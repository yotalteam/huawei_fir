==> flow/design.v <==
module mrHY4A(
    input xn2, xp, xpp,
    input yp2, yp,
    output sp4, sn2, sp
);
assign sp = xp ^ xpp ^ yp;
wire cp2;
assign cp2 = (xp & xpp) | (xpp & yp) | (yp & xp);
assign sn2 = xn2 ^ yp2 ^ cp2;
assign sp4 = (~xn2 & yp2) | (yp2 & cp2) | (cp2 & ~xn2);
endmodule
module mrHY4_serial_multiplier(
    input clk,
    input rst,
    input [13:0] P,
    input [2:0] cnt,
    output reg [7:0] Mn2, Mp, Mpp
);
wire [7:0] Un2, Up, Upp;
assign Upp[0] = P[13];
mrHY4A AY0(.xn2(Mn2[1]), .xp(Mp[1]), .xpp(Mpp[1]), .yp2(P[1]), .yp(P[0]), .sp4(Upp[1]), .sn2(Un2[0]), .sp(Up[0]));
mrHY4A AY1(.xn2(Mn2[2]), .xp(Mp[2]), .xpp(Mpp[2]), .yp2(P[3]), .yp(P[2]), .sp4(Upp[2]), .sn2(Un2[1]), .sp(Up[1]));
mrHY4A AY2(.xn2(Mn2[3]), .xp(Mp[3]), .xpp(Mpp[3]), .yp2(P[5]), .yp(P[4]), .sp4(Upp[3]), .sn2(Un2[2]), .sp(Up[2]));
mrHY4A AY3(.xn2(Mn2[4]), .xp(Mp[4]), .xpp(Mpp[4]), .yp2(P[7]), .yp(P[6]), .sp4(Upp[4]), .sn2(Un2[3]), .sp(Up[3]));
mrHY4A AY4(.xn2(Mn2[5]), .xp(Mp[5]), .xpp(Mpp[5]), .yp2(P[9]), .yp(P[8]), .sp4(Upp[5]), .sn2(Un2[4]), .sp(Up[4]));
mrHY4A AY5(.xn2(Mn2[6]), .xp(Mp[6]), .xpp(Mpp[6]), .yp2(P[11]), .yp(P[10]), .sp4(Upp[6]), .sn2(Un2[5]), .sp(Up[5]));
mrHY4A AY6(.xn2(Mn2[7]), .xp(Mp[7]), .xpp(Mpp[7]), .yp2(P[13]), .yp(P[12]), .sp4(Upp[7]), .sn2(Un2[6]), .sp(Up[6]));
assign Un2[7] = P[13];
assign Up[7] = P[13];
reg [5:0] R;
always @ (*) begin
    case({Mn2[0], Mp[0], Mpp[0]})
        3'b000: R = 6'b000000; 
        3'b001: R = 6'b110010;
        3'b010: R = 6'b110010;
        3'b011: R = 6'b100101;
        3'b100: R = 6'b011010;
        3'b101: R = 6'b001101;
        3'b110: R = 6'b001101;
        3'b111: R = 6'b000000; 
    endcase
end
wire [7:3] Sn2, Sp, Spp;
assign Spp[3] = R[5];
mrHY4A AR3(.xn2(Un2[3]), .xp(Up[3]), .xpp(Upp[3]), .yp2(R[1]), .yp(R[0]), .sp4(Spp[4]), .sn2(Sn2[3]), .sp(Sp[3]));
mrHY4A AR4(.xn2(Un2[4]), .xp(Up[4]), .xpp(Upp[4]), .yp2(R[3]), .yp(R[2]), .sp4(Spp[5]), .sn2(Sn2[4]), .sp(Sp[4]));
mrHY4A AR5(.xn2(Un2[5]), .xp(Up[5]), .xpp(Upp[5]), .yp2(R[5]), .yp(R[4]), .sp4(Spp[6]), .sn2(Sn2[5]), .sp(Sp[5]));
mrHY4A AR6(.xn2(Un2[6]), .xp(Up[6]), .xpp(Upp[6]), .yp2(R[5]), .yp(R[5]), .sp4(Spp[7]), .sn2(Sn2[6]), .sp(Sp[6]));
assign Sn2[7] = (~Upp[7] & R[5]) | (R[5] & P[13]) | (P[13] & ~Upp[7]);
assign Sp[7] = Upp[7] ^ R[5] ^ P[13];
always @ (posedge clk) begin
    if(rst || cnt == 7) begin
        Mn2 <= 'b0;
        Mp <= 'b0;
        Mpp <= 'b0;
    end else begin
        Mn2[7:0] <= {Sn2[7:3], Un2[2:0]};
        Mp[7:0] <= {Sp[7:3], Up[2:0]};
        Mpp[7:0] <= {Spp[7:3], Upp[2:0]};
    end
end
endmodule
; ---- Tool chain data of mrHY4_serial_multiplier
; What the tools print for mrHY4_serial_multiplier, step after step.
; Line numbers count from 1 in the design file above.
; A cell with - has no value.
[design]
design = mrHY4_serial_multiplier
clk_port = clk
library = sky130hd
pvt_corner = tt_025C_1v80

; ---- After elaboration
; Yosys after proc, flatten, opt, wreduce and memory -nomap, before mapping. Print and check cells are not counted. Equal cells are merged and count once.
; Memory sizes are those after Yosys's memory passes, which may raise the word count (mostly to a power of two), join words into wider ones and drop unused or constant bits.
[word_totals]
input_bits = 19
register_bits = 24
out_inout_bits = 24
mem_bits_ro = 48
clocked_rd_ports_x_width = 6
mem_count = 1
[memory_table]
columns = name, size, width, rd, write_ports, line_no
row1 = (name not given), 8, 6, 1, 0, 32  ; case({Mn2[0], Mp[0], Mpp[0]})
[op_classes]
bitwise = 173
reduce_logical = 1
n_eq = 1
muxes = 1
[op_table]
columns = cell, count
row1 = AND 1 bit, 69
row2 = OR 1 bit, 46
row3 = XOR 1 bit, 46
row4 = NOT 1 bit, 12
row5 = equality test 3 bit (second input constant), 1
row6 = 2-to-1 mux 3 bit, 1
row7 = logical OR 1 bit, 1

; ---- Depth
; Depth = most cells in a row (Yosys ltp): at word level without a register or memory, in the mapped netlist without a sequential cell, where the memories' decode and read muxes count.
[logic_depth]
depth_word = 12
abc_area = 0
ltp_mapped = 9

; ---- Netlist
; Yosys stat after the flow's synthesis: flattened, memories mapped to cells. It holds for the ABC_AREA given above (unset counts as 0); a run with the other value may have another netlist.
; The area totals of this step are shown rounded.
[mapped]
yosys_area_um2 = 1580
sequential_area_um2 = 561
mapped_cells = 149
ffs = 28
[by_type]
columns = type, count
row1 = sky130_fd_sc_hd__dfxtp_1, 28
row2 = sky130_fd_sc_hd__fa_1, 23
row3 = sky130_fd_sc_hd__buf_4, 21
row4 = sky130_fd_sc_hd__inv_1, 37
row5 = sky130_fd_sc_hd__nor2_1, 17
row6 = sky130_fd_sc_hd__and2_1, 9
row7 = sky130_fd_sc_hd__ha_1, 4
row8 = sky130_fd_sc_hd__a311oi_4, 1
row9 = sky130_fd_sc_hd__mux2_2, 2
row10 = sky130_fd_sc_hd__a31o_2, 1
row11 = sky130_fd_sc_hd__a31oi_1, 1
row12 = sky130_fd_sc_hd__nand2b_1, 1
row13 = sky130_fd_sc_hd__nor2b_1, 1
row14 = sky130_fd_sc_hd__buf_2, 1
row15 = sky130_fd_sc_hd__clkbuf_1, 1
row16 = sky130_fd_sc_hd__nand2_1, 1
; The figures by module come from a second, unflattened synthesis with its own total; it is not the netlist above.
[unflattened]
cells_unflattened = 159
area_unflattened_um2 = 1550
; Each row is one instance without its submodules.
[modules]
columns = module, n_cells, area_um2, instances
row1 = mrHY4_serial_multiplier, 71, 865, 1
row2 = mrHY4A, 8, 62.6, 11

; ---- Path before layout
; Path of least setup slack by OpenSTA after synthesis, without wires, with an ideal clock, recovery checks aside; 20% of the period is set as input and as output delay. Where synthesis merged equal registers, the netlist keeps one of their names.
[synth_timing]
kind = input-to-reg
startpoint = input port P[4]
endpoint = register Mn2[3]
setup_ns = 0.064
clock_period_ns = 2.37
in_delay_ns = 0.474
arrival_time_ns = 2.127
delay_ns = 1.717
stages = 9
t_required_ns = 2.306
setup_slack_ns = 0.179
t_first_pin_ns = 0.474
period_less_setup_slack_ns = 2.191
; "delay_ns" is the arrival time less input delay plus setup time.
; "stages" counts driving pins, that of a launching flip-flop among them; a cell with two outputs on the path counts twice.
; "period_less_setup_slack_ns" is the clock period less the worst setup slack; recovery checks do not enter. This is arithmetic on one report: input and output delays are still those of the set period (20% each).
; Between the ends stands the longest chain of elaborated cells between them, by number of cells; it is not shown to be the way that was timed. Of several equally long chains one is given.
; A line is the first line of the expression or statement that the cell stems from. Yosys adds cells for indexed reads and writes and turns some case tables into memories.
[synth_between]
cell_sequence = sky130_fd_sc_hd__inv_1 > sky130_fd_sc_hd__fa_1 > sky130_fd_sc_hd__inv_1 > sky130_fd_sc_hd__fa_1 > sky130_fd_sc_hd__inv_1 > sky130_fd_sc_hd__fa_1 > sky130_fd_sc_hd__inv_1 > sky130_fd_sc_hd__fa_1 > sky130_fd_sc_hd__nor2_1
elab_chain_cells = 10
cone_cells = 13
cone_lines = 3
[synth_rtl]
columns = element, line_no
row1 = start: declaration, 15  ; input [13:0] P,
row2 = AND 1 bit, 8  ; assign cp2 = (xp & xpp) | (xpp & yp) | (yp & xp);
row3 = OR 1 bit (2 in a row), 8
row4 = AND 1 bit, 10  ; assign sp4 = (~xn2 & yp2) | (yp2 & cp2) | (cp2 & ~xn2);
row5 = OR 1 bit (2 in a row), 10
row6 = AND 1 bit, 8
row7 = OR 1 bit (2 in a row), 8
row8 = XOR 1 bit, 9  ; assign sn2 = xn2 ^ yp2 ^ cp2;
row9 = end: assignment, 53  ; Mn2 <= 'b0;
row10 = end: assignment, 57  ; Mn2[7:0] <= {Sn2[7:3], Un2[2:0]};
row11 = end: declaration, 17  ; output reg [7:0] Mn2, Mp, Mpp

; ---- Timing after layout
; Path of least setup slack in the final report of stored run 1 (OpenROAD, finished layout, wires in). Where an end is a register, its clock arrival counts in the times.
[layout_timing]
kind = reg-to-reg
startpoint = register Mpp[1]
endpoint = register (name not given)
setup_slack_ns = 0.06
stages = 7
arrival_time_ns = 2.17
setup_ns = 0.10
t_first_pin_ns = 0.27
clock_period_ns = 2.06
t_required_ns = 2.23
; Between the ends stands the longest chain of elaborated cells between them, by number of cells; it is not shown to be the way that was timed. Of several equally long chains one is given.
[layout_between]
cell_sequence = sky130_fd_sc_hd__dfxtp_2 > sky130_fd_sc_hd__inv_2 > sky130_fd_sc_hd__fa_2 > sky130_fd_sc_hd__inv_2 > sky130_fd_sc_hd__fa_1 > sky130_fd_sc_hd__a311oi_4 > sky130_fd_sc_hd__mux2_4
elab_chain_cells = 5
cone_cells = 8
cone_lines = 3
[layout_rtl]
columns = element, line_no
row1 = start: declaration, 17  ; output reg [7:0] Mn2, Mp, Mpp
row2 = start: assignment, 55  ; Mpp <= 'b0;
row3 = start: assignment, 59  ; Mpp[7:0] <= {Spp[7:3], Upp[2:0]};
row4 = AND 1 bit, 8  ; assign cp2 = (xp & xpp) | (xpp & yp) | (yp & xp);
row5 = OR 1 bit (2 in a row), 8
row6 = XOR 1 bit, 9  ; assign sn2 = xn2 ^ yp2 ^ cp2;
row7 = 2-to-1 mux 3 bit, -

; Design mrHY4_serial_multiplier on sky130hd. What follows are 2 stored runs of the flow, each under its own settings; their order means nothing. The constraints put input and output delay at 20% of the set period each and load the outputs with 0.01 pF.
; "achievedPeriod_ns" means the clock period less the worst setup slack. The figure is calculated, with input and output delays left at 20% of the set period.
; "worst_path_time_ns" is the time allowed to the run's worst setup path (the clock period less input and output delay, where it has them) less its slack. Clock arrival times count: a late capture clock shortens it, a late launch clock lengthens it.
; "total_power_mw" rests on the timing tool's default activity at the inputs, not on a simulated workload.
; The measured numbers are rounded.

[stored run 1: settings]
period_ns = 2.06
CORE_UTILIZATION = 52
SETUP_SLACK_MARGIN = 0.3
PLACE_DENSITY = 0.43
CORE_ASPECT_RATIO = 0.68
TNS_END_PERCENT = 45
ABC_AREA = 0
GPL_TIMING_DRIVEN = 1
GPL_ROUTABILITY_DRIVEN = 1
CTS_CLUSTER_DIAMETER = 387
CAP_MARGIN = 20
CORE_MARGIN = 2
SLEW_MARGIN = 20
[stored run 1: results]
total_die_area_um2 = 3500
util_pct = 73.7
setup_ws_ns = 0.058
setupTns_ns = 0.000
achievedPeriod_ns = 2.002
stdcell_area_um2 = 2120
final_hold_ws_ns = 0.586
worst_path_time_ns = 2.00
timing.worst_path_kind = reg-to-reg
total_power_mw = 2.65
synth_chip_area_um2 = 1580

[stored run 2: settings]
period_ns = 1.96
CORE_UTILIZATION = 71
SETUP_SLACK_MARGIN = 0.57
PLACE_DENSITY = 0.71
CORE_ASPECT_RATIO = 0.7
CELL_PAD_IN_SITES_GLOBAL_PLACEMENT = 3
CELL_PAD_IN_SITES_DETAIL_PLACEMENT = 2
SLEW_MARGIN = 0
MIN_ROUTING_LAYER = met2
CAP_MARGIN = 20
CORE_MARGIN = 2
[stored run 2: results]
outcome = incomplete, placement halted on GPL-0301
